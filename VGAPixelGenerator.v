==> flow/design.v <==
`timescale 1ns / 1ps
 module VGAPixelGenerator(
	input clk,
	input [1:0] mode,
	input req,
	input [8:0] row,
	input [9:0] column,
	input [15:0] RAMdata,
	output reg [7:0] VGAdata,
	output reg [23:0] RAMaddress
    );
	reg [8:0] latchedRow;
	reg [9:0] latchedColumn;
	reg [30:0] randomNumber;
	initial randomNumber = 30'd3;
	reg [1:0] Glyphstate;
	reg [13:0] TextAddress;
	reg [7:0] GlyphData;
	reg PixelData;
	initial RAMaddress = 14'h0000;
	initial GlyphData = 8'h00;
	initial PixelData = 1'b0;
	always@(*) begin
		if(!latchedRow[0]) begin
			GlyphData = RAMdata[15:8];
		end
		else begin
			GlyphData = RAMdata[7:0];
		end
		PixelData = GlyphData[latchedColumn[2:0]];
		case(Glyphstate)
			0	:	RAMaddress = {12'b0, ({1'b0,{latchedRow[8:3],latchedColumn[9:3]}})};
			1	:	RAMaddress = {12'b0, (14'h2000 + {TextAddress[7:0], latchedRow[2:1]})};
			2	:	RAMaddress = {12'b0, (14'h2000 + {TextAddress[7:0], latchedRow[2:1]})};
			3	:	RAMaddress = {12'b0, (14'h2000 + {TextAddress[7:0], latchedRow[2:1]})};
		endcase
	end
	always@(posedge clk) begin
		Glyphstate <= Glyphstate + 1'b1;
		TextAddress <= 14'h0000;
		if(Glyphstate ==1) begin
			TextAddress <= RAMdata[13:0];
		end
		randomNumber <= {randomNumber[28:0], randomNumber[30]^randomNumber[28], randomNumber[29]^randomNumber[26]};
		if(req) begin
			Glyphstate <= 2'b00;
			latchedRow <= row;
			latchedColumn <= column;
			case(mode)
				0	: 	VGAdata <= {2'b01, {3{latchedColumn[5]^latchedRow[5]}}, 3'b110};
				1	:	VGAdata <= randomNumber[7:0];
				2	:	begin
							if(PixelData)begin
								VGAdata <= 8'b11111111;
							end
							else begin
								VGAdata <= 8'd0;
							end
						end
				3	:	VGAdata <= {2'b11, {3{latchedColumn[5]^latchedRow[5]}}, 3'b10} & (randomNumber[7:0]);
			endcase
		end
	end
endmodule
# Step by step through the tools: VGAPixelGenerator
# What the tools print for VGAPixelGenerator, step after step.
# Lines are those of the file above, counted from 1.
# Library cell names are shortened.
# A cell with - has no value.
[setup] design="VGAPixelGenerator" clk_port="clk" library="sky130hd" corner="tt_025C_1v80"

# After elaboration
# Yosys after proc, flatten, opt, wreduce and memory -nomap, before mapping. Memory bits, and registers merged into a memory's read port (data or address), are not among the register bits. Print and check cells are not counted. Equal cells are merged and count once.
[classes] addsub=2 n_eq=6 shifts=1 muxes=4 n_logic=4 n_reduce_logical=3
[ops] operator="24-bit case mux with 2-bit select" count=1
[ops] operator="8-bit case mux with 4-bit select" count=1
[ops] operator="8-bit 2-to-1 mux" count=2
[ops] operator="14-bit by 10-bit adder with 14-bit output (first input constant)" count=1
[ops] operator="2-bit == test (second input constant)" count=4
[ops] operator="8-bit by 3-bit variable part select with 1-bit output" count=1
[ops] operator="8-bit AND" count=1
[ops] operator="2-bit by 1-bit == test with 1-bit output (second input constant)" count=2
[ops] operator="2-bit zero test" count=2
[ops] operator="1-bit XOR" count=3
[ops] operator="3-bit OR reduction" count=1
[ops] operator="2-bit by 1-bit adder with 2-bit output (second input constant)" count=1
[word_totals] ff_bits=68 word_cells=26

# Logic depth
# Longest topological path by Yosys (ltp), each cell counted once; first at word level (registers and memories cut), then after technology mapping (sequential cells cut; the memories' decode and read muxes count).
[logic_depth] ltp_word=4 ABC_AREA=0 depth_mapped=6

# Netlist
# The flow's flattened synthesis, as Yosys stat reports it; memories are mapped. The netlist is that of the ABC_AREA named above (0 if unset); the other value can give another one.
[types] type="dfxtp_1" count=41 type_area_um2=820.787
[types] type="edfxtp_1" count=27 type_area_um2=810.778
[types] type="mux2_2" count=10 type_area_um2=112.608
[types] type="buf_4" count=10 type_area_um2=75.072
[types] type="and2_1" count=11 type_area_um2=68.816
[types] type="mux2i_1" count=4 type_area_um2=40.038
[types] type="mux4_1" count=1 type_area_um2=26.275
[types] type="xor2_1" count=3 type_area_um2=26.275
[types] type="ha_1" count=2 type_area_um2=25.024
[types] type="nor2b_1" count=4 type_area_um2=25.024
[types] type="inv_1" count=6 type_area_um2=22.522
[types] type="mux4_2" count=1 type_area_um2=22.522
[types] type="nand3b_1" count=3 type_area_um2=22.522
[types] type="o21ba_4" count=1 type_area_um2=16.266
[types] type="a21oi_1" count=3 type_area_um2=15.014
[types] type="nor3_1" count=3 type_area_um2=15.014
[types] type="nor2b_4" count=1 type_area_um2=13.763
[types] type="a211oi_2" count=1 type_area_um2=12.512
# Not listed: further types 12, cells in them 18.
[mapped] stdcells=150 yosys_area_um2=2262.2 ff_cells=68

# Path before layout
# Path of least setup slack by OpenSTA after synthesis, without wires, with an ideal clock, recovery checks aside; 20% of the period is set as input and as output delay. Where synthesis merged equal registers, the netlist keeps one of their names.
[synth_path] path_kind="input to register" from="input port RAMdata[14]" to="register VGAdata[2]" tclk_ns=2.43 in_delay_ns=0.486 t_first_pin_ns=0.486 arrival_time_ns=1.494 required_time_ns=2.157 slack_ns=0.662 path_delay_ns=1.281 driving_pins=5 path_buffers=0 period_less_setup_slack_ns=1.768
# "path_delay_ns" is the arrival time less input delay plus setup time.
# "driving_pins": output pins that drive a net of the path, with the launching flip-flop's if there is one; two outputs of one cell count as two.
# "period_less_setup_slack_ns" = period - worst setup slack (recovery checks aside). The figure is calculated, with input and output delays left at 20% of the set period.
# The rows between start and end are the longest chain of elaborated cells between them; the timing report does not say that the signal goes this way. Where chains are equally long, one stands for them.
# A line is the first line of the expression or statement that the cell stems from. Yosys adds cells for indexed reads and writes and turns some case tables into memories.
# A register here has more assigning lines than the two given.
[synth_via] cell_sequence="mux4_2 > nor2b_4 > a211oi_2 > or2_1 > a22oi_1" elab_chain_cells=4
[synth_rtl] element="start: declaration" line=8 text="input [15:0] RAMdata,"
[synth_rtl] element="8-bit 2-to-1 mux" line=24 text="if(!latchedRow[0]) begin"
[synth_rtl] element="8-bit by 3-bit variable part select with 1-bit output" line=30 text="PixelData = GlyphData[latchedColumn[2:0]];"
[synth_rtl] element="8-bit 2-to-1 mux" line=53 text="if(PixelData)begin"
[synth_rtl] element="8-bit case mux with 4-bit select" line=49 text="case(mode)"
[synth_rtl] element="end: assignment" line=50 text="0 : VGAdata <= {2'b01, {3{latchedColumn[5]^latchedRow[5]}}, 3'b110};"
[synth_rtl] element="end: assignment" line=51 text="1 : VGAdata <= randomNumber[7:0];"
[synth_rtl] element="end: declaration" line=9 text="output reg [7:0] VGAdata,"

# Worst path after layout
# Path of least setup slack in the final report of entry A (OpenROAD, finished layout, wires in). Where an end is a register, its clock arrival counts in the times.
[layout_path] path_kind="register to register" from="register latchedColumn[1]" to="register VGAdata[4]" tclk_ns=1.27 t_first_pin_ns=0.32 arrival_time_ns=1.87 required_time_ns=1.34 slack_ns=-0.53 driving_pins=6 path_buffers=0
# The rows between start and end are the longest chain of elaborated cells between them; the timing report does not say that the signal goes this way. Where chains are equally long, one stands for them.
# A register here has more assigning lines than the two given.
[layout_via] cell_sequence="edfxtp_1 > mux4_2 > nor2b_4 > a211oi_2 > o21ba_4 > nor3_1" elab_chain_cells=3
[layout_rtl] element="start: declaration" line=13 text="reg [9:0] latchedColumn;"
[layout_rtl] element="start: assignment" line=48 text="latchedColumn <= column;"
[layout_rtl] element="8-bit by 3-bit variable part select with 1-bit output" line=30 text="PixelData = GlyphData[latchedColumn[2:0]];"
[layout_rtl] element="8-bit 2-to-1 mux" line=53 text="if(PixelData)begin"
[layout_rtl] element="8-bit case mux with 4-bit select" line=49 text="case(mode)"
[layout_rtl] element="end: assignment" line=50 text="0 : VGAdata <= {2'b01, {3{latchedColumn[5]^latchedRow[5]}}, 3'b110};"
[layout_rtl] element="end: assignment" line=51 text="1 : VGAdata <= randomNumber[7:0];"
[layout_rtl] element="end: declaration" line=9 text="output reg [7:0] VGAdata,"

# Design VGAPixelGenerator on sky130hd. What follows are 2 stored runs of the flow, each under its own settings; their order means nothing. The constraints put input and output delay at 20% of the set period each and load the outputs with 0.01 pF.
# "achieved_period_ns" is the run's clock period less its worst setup slack. It is reckoned from that one timing run; input and output delays stay at 20% of the period that was set.
# "critical_path_time_ns": the worst setup path's part of the clock period (all of it between registers, 20% less for each end at a port) less its slack. A launch clock that arrives late makes it longer, a capture clock that arrives late makes it shorter.
# "power_total_mw" is the tool's figure for a default switching activity; nothing was simulated.
run="entry A" settings period_ns=1.27 CORE_UTILIZATION=52 CORE_ASPECT_RATIO=1.52 GPL_TIMING_DRIVEN=1 CAP_MARGIN=10 CORE_MARGIN=2 SLEW_MARGIN=20
run="entry A" results fin_util_pct=78.7 critical_path_time_ns=1.80 worst_path_kind="register to register" timing.setup.tns_ns=-9.066 holdWs_ns=0.331 power_total_mw=4.783 final_setup_ws_ns=-0.530 ys_area_um2=2262.2 achieved_period_ns=1.800 design.die.area_um2=4905.6 final_cell_area_um2=3285.7
run="entry B" settings period_ns=2.54 CORE_UTILIZATION=47 SETUP_SLACK_MARGIN=-0.0 PLACE_DENSITY_LB_ADDON=0.05 CORE_ASPECT_RATIO=1.12 CELL_PAD_IN_SITES_GLOBAL_PLACEMENT=1 TNS_END_PERCENT=35 GPL_TIMING_DRIVEN=1 GPL_ROUTABILITY_DRIVEN=1 CAP_MARGIN=35 SLEW_MARGIN=0 CORE_MARGIN=2
run="entry B" results fin_util_pct=67.5 critical_path_time_ns=1.85 worst_path_kind="register to output" timing.setup.tns_ns=0.000 holdWs_ns=0.324 power_total_mw=2.324 final_setup_ws_ns=0.187 ys_area_um2=2262.2 achieved_period_ns=2.353 design.die.area_um2=5384.9 final_cell_area_um2=3096.7
