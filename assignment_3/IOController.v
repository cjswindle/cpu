==> flow/design.v <==
`timescale 1ns / 1ps
module IOController(
	input						clk,
	inout						data_in,
	inout						usb_clk,
	output					left_button,
	output					middle_button,
	output					right_button,
	output					x_overflow,
	output					y_overflow,
	output					x_sign_bit,
	output					y_sing_bit,
	output 		[7:0]		sev_seg,
	output 		[3:0]		an,
	output 		[15:0]	mouse_x,
	output 		[15:0]	mouse_y,
	output reg			 	data_ready,
	output					left_click,
	output					right_click
	);
	parameter stream_command = 8'hf4;
	parameter SEND_STREAM_COMMAND_1	= 3'b000,
				 SEND_STREAM_COMMAND_2 	= 3'b001,
				 ACK_STREAM_COMMAND		= 3'b010,
				 PACKET_1					= 3'b011,
				 PACKET_2					= 3'b100,
				 PACKET_3					= 3'b101,
				 DONE							= 3'b110;
	wire	[15:0] latched_packet;
	assign latched_packet = { current_x[7:0], current_y[7:0] };
	assign x_sign_bit 		= current_x[8];
	assign y_sing_bit 		= current_y[8];
	assign y_overflow			= current_y_overflow;
	assign x_overflow			= current_x_overflow;
	assign left_button		= current_btn[0];
	assign right_button		= current_btn[1];
	assign middle_button 	= current_btn[2];
	reg	[2:0]	current_state	= 0;
	reg	[2:0] next_state		= 0;
	reg	[8:0] current_x		= 0;
	reg	[8:0] next_x			= 0;
	reg	[8:0] current_y		= 0;
	reg	[8:0] next_y			= 0;
	reg	current_y_overflow 	= 0;
	reg	next_y_overflow		= 0;
	reg	current_x_overflow	= 0;
	reg	next_x_overflow		= 0;
	reg	[2:0]	current_btn		= 0;
	reg	[2:0]	next_btn			= 0;
	reg			write_to_mouse	= 0;
	wire			done_writing;
	wire			done_reading;
	wire	[7:0]	mouse_data;
	assign mouse_x = 			{ {8{current_x[8]}}, current_x[7:0] };
	assign mouse_y = 			{ {8{current_y[8]}}, current_y[7:0] };
	assign left_click = 		current_btn[0];
	assign right_click = 	current_btn[1];
	wire idle_status;
	ReadFromMouse _readFromMouse(.clk					(clk),
										  .data_in				(data_in),
										  .usb_clk				(usb_clk),
										  .read_from_mouse	(idle_status),
										  .done_reading		(done_reading),
										  .data_out				(mouse_data));
	WriteToMouse _writeToMouse(.clk					(clk),
										.write_to_mouse	(write_to_mouse),
										.data_to_write		(stream_command),
										.usb_clk				(usb_clk),
										.data_out			(data_in),
										.idle_status		(idle_status),
										.done_writing		(done_writing));
	always@(*) begin	
		next_state 		= current_state;
		write_to_mouse = 1'b0;
		next_x			= current_x;
		next_y			= current_y;
		next_btn			= current_btn;
		data_ready		= 1'b0;
		next_x_overflow	= current_x_overflow;
		next_y_overflow	= current_y_overflow;
		case(current_state)
			SEND_STREAM_COMMAND_1: 	begin
				write_to_mouse	= 1'b1;
				next_state		= SEND_STREAM_COMMAND_2;
			end
			SEND_STREAM_COMMAND_2: 	begin
				if (done_writing) begin
					next_state	= ACK_STREAM_COMMAND;
				end
			end
			ACK_STREAM_COMMAND:		begin
				if (done_reading) begin
					next_state	= PACKET_1;
				end
			end
			PACKET_1:	begin
				if (done_reading) begin
					next_state 	= PACKET_2;
					next_x[8]	= mouse_data[4];
					next_y[8]	= mouse_data[5];
					next_btn		= mouse_data[2:0];
					next_x_overflow = mouse_data[6];
					next_y_overflow = mouse_data[7];
				end
			end
			PACKET_2:	begin
				if (done_reading) begin
					next_state	= PACKET_3;
					next_x[7:0]	= mouse_data;
				end
			end
			PACKET_3:	begin
				if (done_reading) begin
					next_state	= DONE;
					next_y[7:0]	= mouse_data;
				end			
			end
			DONE:			begin
				next_state		= PACKET_1;
				data_ready		= 1'b1;
			end
		endcase
	end
	always@(posedge clk) begin
		current_state 	<= next_state;
		current_x		<= next_x;
		current_y		<= next_y;
		current_btn		<= next_btn;
		current_x_overflow <= next_x_overflow;
		current_y_overflow <= next_y_overflow;
	end
	SevenSeg _sevenSeg(.clk				(clk),
							 .inputNumber	(latched_packet),
							 .sev_seg		(sev_seg),
							 .an				(an));						 
endmodule
`timescale 1ns / 1ps
module ReadFromMouse(
	input				clk,
	input				data_in,
	input				usb_clk,
	input				read_from_mouse,
	output	reg	done_reading,
	output	[7:0]	data_out
	);
	parameter IDLE				= 2'b00,
				 RECIEVE_DATA	= 2'b01,
				 DONE				= 2'b10;
	reg	[1:0]	current_state 	= 0;
	reg	[1:0] next_state		= 0;
	reg	[7:0]	current_filter	= 0;
	wire	[7:0] next_filter;
	reg		current_filter_clk	= 0;
	wire		next_filter_clk;
	reg	[3:0] current_data_counter = 0;
	reg	[3:0] next_data_counter		= 0;
	reg	[10:0] current_buffer	= 0;
	reg	[10:0] next_buffer		= 0;
	wire	fall_edge;
	assign fall_edge = current_filter_clk & ~next_filter_clk;
	assign next_filter	= { usb_clk, current_filter[7:1] };
	assign next_filter_clk	= (current_filter == 8'b11111111) ? 1'b1 :
									  (current_filter == 8'b00000000) ? 1'b0 :
										current_filter_clk;
	assign data_out = current_buffer[8:1];
	always@(posedge clk) begin
		current_filter 		<= next_filter;
		current_filter_clk	<= next_filter_clk;
		current_state			<= next_state;
		current_data_counter	<= next_data_counter;
		current_buffer			<= next_buffer;
	end	
	always@(*) begin
		next_state 			= current_state;
		done_reading 		= 1'b0;
		next_data_counter	= current_data_counter;
		next_buffer			= current_buffer;
		case(current_state)
			IDLE: begin
				if (fall_edge & read_from_mouse) begin
					next_buffer 		= { data_in, current_buffer[10:1] };
               next_data_counter = 4'b1001;
               next_state 			= RECIEVE_DATA;				
				end
			end
			RECIEVE_DATA: begin
				if (fall_edge) begin
					next_buffer		= { data_in, current_buffer[10:1] };
					if (current_data_counter == 0) begin
						next_state = DONE;
					end
					else begin
						next_data_counter = current_data_counter - 1'b1;
					end
				end
			end
			DONE: begin
				next_state 		= IDLE;
				done_reading 	= 1'b1;
			end
		endcase
	end
endmodule
`timescale 1ns / 1ps
module SevenSeg(
	input 		clk,
	input 		[15:0] inputNumber,
	output reg 	[7:0] sev_seg,
	output 		[3:0] an
   );
	parameter num0	= 8'b11000000,  
				 num1 = 8'b11111001,  
				 num2 = 8'b10100100,  
				 num3 = 8'b10110000,  
				 num4 = 8'b10011001,  
				 num5 = 8'b10010010,  
				 num6 = 8'b10000010,  
				 num7 = 8'b11111000,  
				 num8 = 8'b10000000,  
				 num9 = 8'b10010000,  
				 leta = 8'b10100000,  
				 letb = 8'b10000011,  
				 letc = 8'b11000110,  
				 letd = 8'b10100001,  
				 lete = 8'b10000110,  
				 letf = 8'b10001110;  
	reg [19:0] counter;				 
	reg [1:0] anode_counter;		 
	reg [3:0] tempNumber;			 
	initial counter = 0;				 
	initial anode_counter = 0;     
	initial tempNumber = 0;        
	always@ (posedge clk) begin
		counter <= counter + 1'b1;
		if (counter == 416666) begin
			counter <= 0;
		end
		if (counter == 0) begin
			anode_counter <= anode_counter + 1'b1;
		end
	end
	assign an = (anode_counter == 0) ? 4'b1110:  
					(anode_counter == 1) ? 4'b1101:  
					(anode_counter == 2) ? 4'b1011:  
												  4'b0111;  
	always @ (*) begin
		case (anode_counter)
			0:	tempNumber = inputNumber[3:0];
			1: tempNumber = inputNumber[7:4];
			2: tempNumber = inputNumber[11:8];
			3: tempNumber = inputNumber[15:12];
		endcase
		case (tempNumber)
			0:  sev_seg = num0;
			1:  sev_seg = num1;
			2:  sev_seg = num2;
			3:  sev_seg = num3;
			4:  sev_seg = num4;
			5:  sev_seg = num5;
			6:  sev_seg = num6;
			7:  sev_seg = num7;
			8:  sev_seg = num8;
			9:  sev_seg = num9;
			10: sev_seg = leta;
			11: sev_seg = letb;
			12: sev_seg = letc;
			13: sev_seg = letd;
			14: sev_seg = lete;
			15: sev_seg = letf;
			default : sev_seg = 8'b10111111;  
		endcase
	end
endmodule
`timescale 1ns / 1ps
module WriteToMouse(
	input				clk,
	input				write_to_mouse,
	input	[7:0]		data_to_write,
	inout				usb_clk,
	inout				data_out,
	output	reg	idle_status,
	output	reg	done_writing
	);
	parameter IDLE				= 3'b000,
				 SEND_REQUEST	= 3'b001,
				 START			= 3'b010,
				 SEND_DATA		= 3'b011,
				 STOP				= 3'b100;
	reg	[2:0]	current_state	= 0;
	reg	[2:0] next_state		= 0;
	reg	[7:0] current_filter	= 0;
	wire	[7:0] next_filter;
	reg	current_filter_clk	= 0;
	wire	next_filter_clk;	
   reg 	[3:0]	current_data_counter	= 0;
	reg	[3:0] next_data_counter		= 0;
	reg	[8:0] current_data_buffer		= 0;
	reg	[8:0] next_data_buffer			= 0;
	reg 	[12:0] current_clk_counter	= 0;
	reg	[12:0] next_clk_counter		= 0;
   wire 		parity_bit;
	assign	parity_bit = ~(^data_to_write);
	wire	fall_edge;	
   reg 	current_usb_clk;
	reg 	current_data_out;
   reg 	tri_state_clk;
	reg 	tri_state_data;
	assign	usb_clk	= (tri_state_clk)  ? current_usb_clk  : 1'bz;
	assign	data_out	= (tri_state_data) ? current_data_out : 1'bz;
	assign	next_filter			= { usb_clk, current_filter[7:1] };
	assign	next_filter_clk 	= (current_filter == 8'b11111111) ? 1'b1 :
										  (current_filter == 8'b00000000) ? 1'b0 :
										  current_filter_clk;
	assign	fall_edge			= current_filter_clk & ~next_filter_clk;
	always@(*) begin
		next_state 				= current_state;
		next_clk_counter		= current_clk_counter;
		next_data_counter 	= current_data_counter;
		next_data_buffer		= current_data_buffer;
		done_writing			= 1'b0;
		current_usb_clk		= 1'b1;
		current_data_out		= 1'b1;
		tri_state_clk			= 1'b0;
		tri_state_data			= 1'b0;
		idle_status				= 1'b0;
		case(current_state)
			IDLE:	begin
				idle_status	= 1'b1;
				if (write_to_mouse) begin
					next_data_buffer		= {parity_bit, data_to_write};
					next_clk_counter		= 13'h1fff;  
               next_state				= SEND_REQUEST;
				end
			end
			SEND_REQUEST: begin
				current_usb_clk	= 1'b0;
				tri_state_clk 		= 1'b1;
				next_clk_counter	= current_clk_counter - 1'b1;
				if (current_clk_counter == 0) begin
					next_state	= START;
				end
			end
			START: begin	 
				current_data_out	= 1'b0;
				tri_state_data		= 1'b1;
				if (fall_edge) begin  
					next_data_counter = 4'h8;
					next_state 			= SEND_DATA;
				end
			end
			SEND_DATA: begin
				current_data_out	= current_data_buffer[0];
				tri_state_data		= 1'b1;
				if (fall_edge) begin
					next_data_buffer	= {1'b0, current_data_buffer[8:1]};
					if (current_data_counter == 0) begin
						next_state	= STOP;
					end
					else begin
						next_data_counter = current_data_counter - 1'b1; 
					end
				end
			end
			STOP: begin
				if (fall_edge) begin
					next_state		= IDLE;
					done_writing	= 1'b1;
				end
			end			
		endcase
	end
	always@(posedge clk) begin
		current_state 			<= next_state;
		current_clk_counter 	<= next_clk_counter;
		current_data_buffer	<= next_data_buffer;
		current_data_counter	<= next_data_counter;
		current_filter			<= next_filter;
		current_filter_clk	<= next_filter_clk;
	end
endmodule
[From RTL to reports: IOController]
What the tools print for IOController, step after step.
Lines are those of the file above, counted from 1.
Not given: --
Design
  top: IOController
  clock port: clk
  standard-cell library: sky130hd
  corner: tt_025C_1v80

[Word-level counts]
Source: Yosys, flattened and elaborated, memories not mapped. Widths are those after wreduce. Registers that Yosys merges into a memory's read port (data or address) are not register bits. Print and check cells do not count.
Yosys's memory passes give these memory sizes; they may raise the number of words (mostly to a power of two), join words into wider ones and drop unused or constant bits.
Operators by class
  add/subtract/negate cells: 5
  $mul: 0
  div/mod/pow operators: 0
  order comparisons: 0
  equal/unequal tests: 34
  shift-type cells: 0
  muxes and demuxes: 53
  bitwise logic cells: 5
  reductions and logical operators: 29
Operators with widths (number)
  4-bit 2-to-1 mux: 9
  3-bit 2-to-1 mux: 11
  2-bit by 1-bit != test with 1-bit output with constant B: 13
  13-bit parallel mux with 2-bit select: 1
  11-bit parallel mux with 2-bit select: 1
  11-bit 2-to-1 mux: 2
  3-bit parallel mux with 7-bit select: 1
  20-bit by 1-bit adder with 20-bit output with constant B: 1
  20-bit by 19-bit equality test with 1-bit output with constant B: 1
  20-bit zero test: 1
  9-bit parallel mux with 2-bit select: 1
  9-bit 2-to-1 mux: 2
  8-bit equality test with constant B: 2
  8-bit zero test: 2
  4-bit parallel mux with 4-bit select: 1
  4-bit parallel mux with 2-bit select: 2
  3-bit parallel mux with 5-bit select: 1
  1-bit 2-to-1 mux: 15
  13-bit by 1-bit subtractor with 13-bit output with constant B: 1
  13-bit zero test: 1
  13-bit 2-to-1 mux: 1
  3-bit by 2-bit equality test with 1-bit output with constant B: 4
  3-bit equality test with constant B: 4
  4-bit AND reduction: 3
  2-bit AND reduction: 4
  2-bit nonzero test: 4
  4-bit by 1-bit subtractor with 4-bit output with constant B: 2
  4-bit zero test: 2
Other operator kinds: 19; their cells: 33.
Storage and ports
  register bits: 112
  latch bits: 0
  bits in writable memories: 0
  ROM bits: 112
  word width x clocked read ports: 0
  memories kept: 1
  input bits: 1
  output and inout port bits: 56
  word-level cells: 148
Memory list
  (name not given): words 16, bits a word 7, rd ports 1, write ports 0, RTL line 253  | case (tempNumber)

[Depth]
Yosys ltp: most cells in a row. Word level: on the elaborated netlist, between registers, memories and ports. Mapped: between sequential cells and ports; inverters and the memories' decode and read muxes count.
Logic depth
  depth in word-level cells: 9
  ABC_AREA: 0
  depth in mapped cells: 9
  depth with buffers taken out: 9

[After synthesis]
Source: synth_stat.txt of the flow (Yosys; design flattened, memories mapped). It holds for the ABC_AREA given above (unset counts as 0); a run with the other value may have another netlist.
Mapped netlist
  standard cells after synthesis: 419
  chip area (Yosys): 4937.2 µm²
  mapped flip-flops: 102
  buffer cells: 32
Cell types (number)
  sky130_fd_sc_hd__edfxtp_1: 72
  sky130_fd_sc_hd__dfxtp_1: 30
  sky130_fd_sc_hd__ha_1: 26
  sky130_fd_sc_hd__buf_4: 20
  sky130_fd_sc_hd__xnor2_1: 17
  sky130_fd_sc_hd__inv_1: 36
  sky130_fd_sc_hd__nand2_1: 33
  sky130_fd_sc_hd__nor4_4: 5
  sky130_fd_sc_hd__xor2_1: 11
  sky130_fd_sc_hd__nor2_1: 25
  sky130_fd_sc_hd__nand4_1: 14
  sky130_fd_sc_hd__mux2i_1: 8
  sky130_fd_sc_hd__nand3_1: 14
  sky130_fd_sc_hd__and3_1: 9
  sky130_fd_sc_hd__nor4_1: 7
  sky130_fd_sc_hd__a21oi_1: 8
  sky130_fd_sc_hd__a222oi_1: 4
  sky130_fd_sc_hd__nor3_1: 8
Other cell types: 37; their cells: 72.
By module: a second synthesis without flattening, with its own total; a netlist apart from the flattened one above.
Second synthesis, totals
  cell total of the unflattened synthesis: 453
  area total of the unflattened synthesis: 5185.0 µm²
Each row is one instance without its submodules.
Modules
  WriteToMouse: times used 1, cells 168, area 1785.5 µm², sequential area 1051.0 µm²
  SevenSeg: times used 1, cells 157, area 1386.3 µm², sequential area 460.4 µm²
  IOController: times used 1, cells 64, area 1046.0 µm², sequential area 780.7 µm²
  ReadFromMouse: times used 1, cells 64, area 967.2 µm², sequential area 660.6 µm²

[Timing after synthesis]
Path of least setup slack by OpenSTA after synthesis, without wires, with an ideal clock, recovery checks aside; 20% of the period is set as input and as output delay. Where synthesis merged equal registers, the netlist keeps one of their names.
Path after synthesis
  kind: register -> output
  from: reg _sevenSeg.anode_counter[0]
  to: out sev_seg[0]
  clock period: 4.95 ns
  output delay: 0.990 ns
  launch time at the first pin: 0.000 ns
  arrival: 2.028 ns
  data required time: 3.960 ns
  path slack: 1.932 ns
  delay of the path: 2.028 ns
  stages: 9
  synthesis period reached: 3.018 ns
"delay of the path" = arrival - input delay + setup time.
A path that ends at an output port has no setup time.
"stages": output pins that drive a net of the path, with the launching flip-flop's if there is one; two outputs of one cell count as two.
"synthesis period reached" is the clock period less the worst setup slack; recovery checks do not enter. This is arithmetic on one report: input and output delays are still those of the set period (20% each).
The rows between start and end are the longest chain of elaborated cells between them; the timing report does not say that the signal goes this way. Where chains are equally long, one stands for them.
A line is the first line of the expression or statement that the cell stems from. Yosys adds cells for indexed reads and writes and turns some case tables into memories.
The chain passes a memory read, where the word-level depth is cut; so it can be longer than that depth.
Between the ends, after synthesis
  cell sequence: sky130_fd_sc_hd__edfxtp_1 -> sky130_fd_sc_hd__inv_1 -> sky130_fd_sc_hd__ha_1 -> sky130_fd_sc_hd__a222oi_1 -> sky130_fd_sc_hd__mux2_2 -> sky130_fd_sc_hd__inv_1 -> sky130_fd_sc_hd__ha_1 -> sky130_fd_sc_hd__or3b_1 -> sky130_fd_sc_hd__o221a_1
  cells in the longest elaborated chain: 3
  elaborated cells between the ends (all ways): 6
  those cells by class: 3 x eq/ne; 1 x mux; 1 x reduce/logical; 1 x memory
RTL lines, path after synthesis
  start, declared: RTL line 228  | reg [1:0] anode_counter;
  start, assigned: RTL line 239  | anode_counter <= anode_counter + 1'b1;
  2-bit equality test: RTL line 247  | case (anode_counter)
  4-bit parallel mux with 4-bit select: RTL line 247
  memory read 16 x 7 bit: RTL line 253  | case (tempNumber)
  end, declared: RTL line 13  | output [7:0] sev_seg,

[Worst path after layout]
From the final timing report of entry A: the path of least setup slack in the routed layout; clock arrival at registers is part of the times.
Path after layout
  kind: register -> output
  from: reg _sevenSeg.anode_counter[0]
  to: out sev_seg[0]
  clock period: 2.53 ns
  output delay: 0.51 ns
  launch time at the first pin: 0.37 ns
  arrival: 2.66 ns
  data required time: 2.02 ns
  path slack: -0.64 ns
  stages: 10
The rows between start and end are the longest chain of elaborated cells between them; the timing report does not say that the signal goes this way. Where chains are equally long, one stands for them.
The chain passes a memory read, where the word-level depth is cut; so it can be longer than that depth.
Between the ends, after layout
  cell sequence: sky130_fd_sc_hd__edfxtp_1 -> sky130_fd_sc_hd__buf_4 -> sky130_fd_sc_hd__ha_4 -> sky130_fd_sc_hd__buf_6 -> sky130_fd_sc_hd__a222oi_1 -> sky130_fd_sc_hd__mux2i_1 -> sky130_fd_sc_hd__buf_4 -> sky130_fd_sc_hd__or2b_1 -> sky130_fd_sc_hd__o221a_1 -> sky130_fd_sc_hd__buf_2
  cells in the longest elaborated chain: 3
  elaborated cells between the ends (all ways): 6
  those cells by class: 3 x eq/ne; 1 x mux; 1 x reduce/logical; 1 x memory
RTL lines, path after layout
  start, declared: RTL line 228  | reg [1:0] anode_counter;
  start, assigned: RTL line 239  | anode_counter <= anode_counter + 1'b1;
  2-bit equality test: RTL line 247  | case (anode_counter)
  4-bit parallel mux with 4-bit select: RTL line 247
  memory read 16 x 7 bit: RTL line 253  | case (tempNumber)
  end, declared: RTL line 13  | output [7:0] sev_seg,

Memo
Re: implementation data of IOController

Top module IOController; platform sky130hd; tools Yosys and OpenROAD; 2 stored runs in no particular order. Input and output delays are each 20% of the period that was set; the output load is 0.01 pF.
"worst setup path time" means the part of the period allowed to the worst setup path (the constraints hold back 20% at inputs and 20% at outputs) less its slack; where the path has registers, the arrival times of their clocks count too.
"power" rests on the timing tool's default activity at the inputs, not on a simulated workload.

Entry A
==> flow/run.sh <==
#!/bin/bash
# the make line also repeats the synthesis and layout settings of config.mk as NAME=value (left out here)
make -C /OpenROAD-flow-scripts/flow DESIGN_CONFIG=/design/flow/config.mk WORK_HOME=/design/flow/orfs CLKGATE_MAP_FILE= finish
==> flow/config.mk <==
export PLATFORM = sky130hd
export DESIGN_NAME = IOController
export DESIGN_NICKNAME = IOController
export VERILOG_FILES = /design/flow/design.v
export SDC_FILE = /design/flow/constraint.sdc
export NUM_CORES = 4
export LEC_CHECK = 0
export CAP_MARGIN = 20
export CORE_MARGIN = 2
export CORE_UTILIZATION = 71
export SLEW_MARGIN = 20
==> flow/constraint.sdc <==
create_clock -name core_clock -period 2.53 [get_ports {clk}]
set_input_delay 0.5060 -clock core_clock [delete_from_list [all_inputs] [get_ports {clk}]]
set_output_delay 0.5060 -clock core_clock [all_outputs]
set_load 0.01 [all_outputs]

==> results of entry A <==
chip area after synthesis (Yosys): 4937.2 µm²
die area: 7637.0 µm²
standard-cell area of the final layout: 6024.5 µm²
worst setup slack after layout: -0.636 ns
total negative slack: -3.863 ns
worst hold slack: 0.151 ns
power: 2.801 mW
worst setup path time: 2.66 ns
worst setup path kind: register -> output

Entry B
==> flow/run.sh <==
#!/bin/bash
# the make line also repeats the synthesis and layout settings of config.mk as NAME=value (left out here)
make -C /OpenROAD-flow-scripts/flow DESIGN_CONFIG=/design/flow/config.mk WORK_HOME=/design/flow/orfs CLKGATE_MAP_FILE= finish
==> flow/config.mk <==
export PLATFORM = sky130hd
export DESIGN_NAME = IOController
export DESIGN_NICKNAME = IOController
export VERILOG_FILES = /design/flow/design.v
export SDC_FILE = /design/flow/constraint.sdc
export NUM_CORES = 4
export LEC_CHECK = 0
export ABC_AREA = 1
export CAP_MARGIN = 10
export CORE_MARGIN = 2
export CORE_UTILIZATION = 26
export PLACE_DENSITY_LB_ADDON = 0.08
export SLEW_MARGIN = 20
==> flow/constraint.sdc <==
create_clock -name core_clock -period 3.58 [get_ports {clk}]
set_input_delay 0.7160 -clock core_clock [delete_from_list [all_inputs] [get_ports {clk}]]
set_output_delay 0.7160 -clock core_clock [all_outputs]
set_load 0.01 [all_outputs]

==> results of entry B <==
chip area after synthesis (Yosys): 5063.6 µm²
die area: 20608.0 µm²
standard-cell area of the final layout: 6098.4 µm²
worst setup slack after layout: 0.188 ns
total negative slack: 0.000 ns
worst hold slack: 0.368 ns
power: 2.208 mW
worst setup path time: 2.68 ns
worst setup path kind: register -> output
